==> flow/design.v <==
module keypad( 
input clk,
input reset,
output reg [3:0] row,
input [3:0] col,          
output reg [6:0] seg7   
); 
    reg [1:0] scan_state;
    reg [19:0] scan_counter;
    reg [3:0] key_value;
    reg [3:0] last_key_value;
    reg key_pressed;
    reg [6:0] seg_map [0:15]; 
    initial begin 
    seg_map[0]  = 7'b1000000;  
    seg_map[1]  = 7'b1111001;  
    seg_map[2]  = 7'b0100100;  
    seg_map[3]  = 7'b0110000;  
    seg_map[4]  = 7'b0011001;  
    seg_map[5]  = 7'b0010010;  
    seg_map[6]  = 7'b0000010;  
    seg_map[7]  = 7'b1111000;  
    seg_map[8]  = 7'b0000000;  
    seg_map[9]  = 7'b0010000;  
    seg_map[10] = 7'b0001000;  
    seg_map[11] = 7'b0000011;  
    seg_map[12] = 7'b1000110;  
    seg_map[13] = 7'b0100001;  
    seg_map[14] = 7'b0000110;  
    seg_map[15] = 7'b0001110;  
    end 
    always @(posedge clk or posedge reset) begin 
        if (reset) begin 
            row <= 4'b1110;
            scan_state <= 2'b00;
            scan_counter <= 20'd0;
            key_value <= 4'd0; 
            last_key_value <= 4'd0;
            key_pressed <= 1'b0; 
            seg7 <= 7'b1111111; 
        end else begin  
            scan_counter <= scan_counter + 1; 
            if (scan_counter == 20'd999_999) begin  
                scan_counter <= 0; 
                case (scan_state) 
                    2'b00: row <= 4'b1110; 
                    2'b01: row <= 4'b1101; 
                    2'b10: row <= 4'b1011;
                    2'b11: row <= 4'b0111; 
                endcase 
                scan_state <= scan_state + 1; 
                if (col != 4'b1111) begin 
                    key_pressed <= 1'b1;
                    case ({row, col}) 
                        8'b1110_1110: key_value <= 4'd1;  
                        8'b1110_1101: key_value <= 4'd2;  
                        8'b1110_1011: key_value <= 4'd3;  
                        8'b1110_0111: key_value <= 4'd4;  
                        8'b1101_1110: key_value <= 4'd5;  
                        8'b1101_1101: key_value <= 4'd6;  
                        8'b1101_1011: key_value <= 4'd7;  
                        8'b1101_0111: key_value <= 4'd8;  
                        8'b1011_1110: key_value <= 4'd9;  
                        8'b1011_1101: key_value <= 4'd10;  
                        8'b1011_1011: key_value <= 4'd11;  
                        8'b1011_0111: key_value <= 4'd12;  
                        8'b0111_1110: key_value <= 4'd13;  
                        8'b0111_1101: key_value <= 4'd14;  
                        8'b0111_1011: key_value <= 4'd15;  
                        8'b0111_0111: key_value <= 4'd0;  
                        default: key_value <= last_key_value;
                    endcase 
                end else begin 
                    key_pressed <= 1'b0;  
                end 
            end 
            if (key_pressed) begin 
                last_key_value <= key_value;
                seg7 <= seg_map[key_value]; 
            end else begin 
                seg7 <= seg_map[last_key_value];
            end 
        end 
    end 
endmodule
=== From RTL to reports: keypad ===
What the tools print for keypad, step after step.
Lines are those of the file above, counted from 1.
The mark n/a stands for no value.

* Top: keypad
* Clock port: clk
* Cell library: sky130hd
* Library corner: tt_025C_1v80

=== After elaboration ===
Yosys after proc, flatten, opt, wreduce and memory -nomap, before mapping. Memory bits, and registers merged into a memory's read port (data or address), are not among the register bits. Print and check cells are not counted. Equal cells are merged and count once.
Yosys's memory passes give these memory sizes; they may raise the number of words (mostly to a power of two), join words into wider ones and drop unused or constant bits.

* Register bits: 42
* Memories: 1
* Memory bits (read-only): 112

* $add $sub $neg: 2
* Equal/unequal tests: 21
* Mux-type cells: 5
* Reductions and logical operators: 2

{| class="wikitable"
|+ Memory list
! name !! words !! bits a word !! rd ports !! write ports !! line !! RTL
|-
| seg_map || 16 || 7 || 2 || 0 || 13 || <nowiki>reg [6:0] seg_map [0:15];</nowiki>
|}

{| class="wikitable"
|+ Operators with widths
! kind !! number
|-
| 8-bit == test (second input constant) || 12
|-
| 4-bit parallel mux with 16-bit select || 1
|-
| 8-bit by 7-bit == test with 1-bit output (second input constant) || 4
|-
| 20-bit by 1-bit adder with 20-bit output (second input constant) || 1
|-
| 20-bit == test (second input constant) || 1
|-
| 20-bit 2-to-1 mux || 1
|-
| 4-bit parallel mux with 4-bit select || 1
|-
| 7-bit 2-to-1 mux || 1
|-
| 2-bit == test (second input constant) || 2
|-
| 4-bit != test (second input constant) || 1
|-
| 2-bit by 1-bit adder with 2-bit output (second input constant) || 1
|-
| 2-bit by 1-bit == test with 1-bit output (second input constant) || 1
|-
| 2-bit logical NOT || 1
|-
| 2-bit AND reduction || 1
|-
| 1-bit 2-to-1 mux || 1
|}

=== Longest topological paths ===
Depth = most cells in a row (Yosys ltp): at word level without a register or memory, in the mapped netlist without a sequential cell, where the memories' decode and read muxes count.

* Depth after elaboration: 2
* ABC_AREA: 0
* Mapped depth: 7
* Depth with buffers taken out: 6

=== Mapped cells and area ===
Yosys stat after the flow's synthesis: flattened, memories mapped to cells. It holds for the ABC_AREA given above (unset counts as 0); a run with the other value may have another netlist.

* Flip-flops: 42
* Buffers: 10
* Mapped area: 2324.7 um^2
* Sequential area: 1063.5 um^2
* Mapped cells: 235

{| class="wikitable"
|+ Cell types
! cell type !! number !! area in all (um^2)
|-
| sky130_fd_sc_hd__dfrtp_1 || 32 || 800.768
|-
| sky130_fd_sc_hd__dfstp_2 || 10 || 262.752
|-
| sky130_fd_sc_hd__ha_1 || 11 || 137.632
|-
| sky130_fd_sc_hd__nand2_1 || 30 || 112.608
|-
| sky130_fd_sc_hd__xnor2_1 || 12 || 105.101
|-
| sky130_fd_sc_hd__xor2_1 || 10 || 87.584
|-
| sky130_fd_sc_hd__nor2_1 || 23 || 86.333
|-
| sky130_fd_sc_hd__mux2i_1 || 6 || 60.058
|-
| sky130_fd_sc_hd__nand3_1 || 10 || 50.048
|-
| sky130_fd_sc_hd__nand4_1 || 7 || 43.792
|-
| sky130_fd_sc_hd__inv_1 || 9 || 33.782
|-
| sky130_fd_sc_hd__a21oi_1 || 6 || 30.029
|-
| sky130_fd_sc_hd__a41oi_1 || 3 || 26.275
|-
| sky130_fd_sc_hd__clkbuf_1 || 7 || 26.275
|-
| sky130_fd_sc_hd__and3_1 || 4 || 25.024
|-
| sky130_fd_sc_hd__nor4_4 || 1 || 21.27
|-
| sky130_fd_sc_hd__a32o_1 || 2 || 20.019
|-
| sky130_fd_sc_hd__o21ai_1 || 4 || 20.019
|}

Other cell types: 35; their cells: 48.

=== Worst setup path after synthesis ===
Path of least setup slack by OpenSTA after synthesis, without wires, with an ideal clock, recovery checks aside; 20% of the period is set as input and as output delay. Where synthesis merged equal registers, the netlist keeps one of their names.

* Kind: register -> register
* Start: register row[2]
* End: register key_value[3]
* Arrival: 1608 ps
* Buffers on the path: 1
* Launch time at the first pin: 0 ps
* Path delay: 1758 ps
* Clock period: 1820 ps
* Stages: 7
* Setup slack: 62 ps
* Setup time: 150 ps
* Synthesis period reached: 1758 ps

"path delay" is the arrival time less input delay plus setup time.
"stages": output pins that drive a net of the path, with the launching flip-flop's if there is one; two outputs of one cell count as two.
"synthesis period reached" = period - worst setup slack (recovery checks aside). The figure is calculated, with input and output delays left at 20% of the set period.
Between the ends stands the longest chain of elaborated cells between them, by number of cells; it is not shown to be the way that was timed. Of several equally long chains one is given.
Each line given opens the expression or statement behind the cell; cells for indexed reads and writes are added by Yosys, which also makes memories of some case tables.
At most two assigning lines are given for a register; there are more.

* Cell sequence: sky130_fd_sc_hd__dfstp_2 > sky130_fd_sc_hd__clkbuf_1 > sky130_fd_sc_hd__and3b_1 > sky130_fd_sc_hd__a32oi_1 > sky130_fd_sc_hd__o22a_1 > sky130_fd_sc_hd__a31oi_1 > sky130_fd_sc_hd__a31oi_1
* Cells in the longest elaborated chain: 2

{| class="wikitable"
|+ Ends and longest elaborated chain, post-synthesis
! element !! line !! RTL
|-
| start: declaration || 4 || <nowiki>output reg [3:0] row,</nowiki>
|-
| start: assignment || 34 || <nowiki>row <= 4'b1110;</nowiki>
|-
| start: assignment || 46 || <nowiki>2'b00: row <= 4'b1110;</nowiki>
|-
| 8-bit by 7-bit == test with 1-bit output || 54 || <nowiki>case ({row, col})</nowiki>
|-
| 4-bit parallel mux with 16-bit select || 54 ||
|-
| end: assignment || 55 || <nowiki>8'b1110_1110: key_value <= 4'd1;</nowiki>
|-
| end: assignment || 71 || <nowiki>default: key_value <= last_key_value;</nowiki>
|-
| end: declaration || 10 || <nowiki>reg [3:0] key_value;</nowiki>
|}

=== Worst path after layout ===
Path of least setup slack in the final report of job 1 (OpenROAD, finished layout, wires in). Where an end is a register, its clock arrival counts in the times.
The path's times are printed in steps of 10 ps; the period is the one set.

* Kind: input -> register
* Start: input col[3]
* End: register key_value[2]
* Arrival: 2530 ps
* Setup time: 110 ps
* Setup slack: 1560 ps
* Buffers on the path: 1
* Clock period: 3900 ps
* External input delay: 780 ps
* Stages: 6
* Launch time at the first pin: 780 ps

Between the ends stands the longest chain of elaborated cells between them, by number of cells; it is not shown to be the way that was timed. Of several equally long chains one is given.
At most two assigning lines are given for a register; there are more.

* Cell sequence: sky130_fd_sc_hd__clkdlybuf4s50_1 > sky130_fd_sc_hd__nand2_1 > sky130_fd_sc_hd__nor2_1 > sky130_fd_sc_hd__nor4_2 > sky130_fd_sc_hd__o2111a_1 > sky130_fd_sc_hd__a21oi_1
* Cells in the longest elaborated chain: 2

{| class="wikitable"
|+ Ends and longest elaborated chain, after layout
! element !! line !! RTL
|-
| start: declaration || 5 || <nowiki>input [3:0] col,</nowiki>
|-
| 8-bit by 7-bit == test with 1-bit output || 54 || <nowiki>case ({row, col})</nowiki>
|-
| 4-bit parallel mux with 16-bit select || 54 ||
|-
| end: assignment || 55 || <nowiki>8'b1110_1110: key_value <= 4'd1;</nowiki>
|-
| end: assignment || 71 || <nowiki>default: key_value <= last_key_value;</nowiki>
|-
| end: declaration || 10 || <nowiki>reg [3:0] key_value;</nowiki>
|}

FLOW RESULTS
============

Record of 2 stored runs of the RTL-to-layout flow on keypad, platform sky130hd. The runs are unordered. Constraints: input delay and output delay 20% of the set period each, output load 0.01 pF.
"clock period reached" means the clock period less the worst setup slack. The figure is calculated, with input and output delays left at 20% of the set period.
By "worst path time" is meant the share of the clock period that the worst setup path is allowed (20% is reserved at inputs, 20% at outputs), minus its slack. Clock arrival times at its registers enter into it.
"overall power": no workload was simulated; the value follows from the tool's default switching activity.
"worst path time" is known to 10 ps.

=== Job 1 ===
{| class="wikitable"
! Setting !! Value
|-
| period_ns || 3.9
|-
| CORE_UTILIZATION || 23
|-
| SETUP_SLACK_MARGIN || 0.96
|-
| PLACE_DENSITY_LB_ADDON || 0.16
|-
| CORE_ASPECT_RATIO || 1.02
|-
| CELL_PAD_IN_SITES_GLOBAL_PLACEMENT || 0
|-
| CELL_PAD_IN_SITES_DETAIL_PLACEMENT || 1
|-
| CAP_MARGIN || 30
|-
| CORE_MARGIN || 2
|-
| SLEW_MARGIN || 20
|-
! Result !! Value
|-
| Die outline area || 10927.6 um^2
|-
| Setup total negative slack || 0 ps
|-
| Worst hold slack after layout || 485 ps
|-
| Post-route utilization || 0.275
|-
| Synthesis area || 2324.7 um^2
|-
| Worst path time || 1560 ps
|-
| Critical path kind || input -> register
|-
| Overall power || 0.0008269 W
|-
| Setup slack of the critical path || 1557 ps
|-
| Clock period reached || 2343 ps
|-
| Standard-cell area after layout || 2733.9 um^2
|}

=== Job 2 ===
{| class="wikitable"
! Setting !! Value
|-
| period_ns || 2.21
|-
| SETUP_SLACK_MARGIN || -0.05
|-
| CAP_MARGIN || 20
|-
| CORE_MARGIN || 2
|-
| CORE_UTILIZATION || 40
|-
| SLEW_MARGIN || 20
|-
! Result !! Value
|-
| Die outline area || 6437.7 um^2
|-
| Setup total negative slack || 0 ps
|-
| Worst hold slack after layout || 485 ps
|-
| Post-route utilization || 0.49
|-
| Synthesis area || 2324.7 um^2
|-
| Worst path time || 1520 ps
|-
| Critical path kind || register -> output
|-
| Overall power || 0.001567 W
|-
| Setup slack of the critical path || 251 ps
|-
| Clock period reached || 1959 ps
|-
| Standard-cell area after layout || 2730.1 um^2
|}
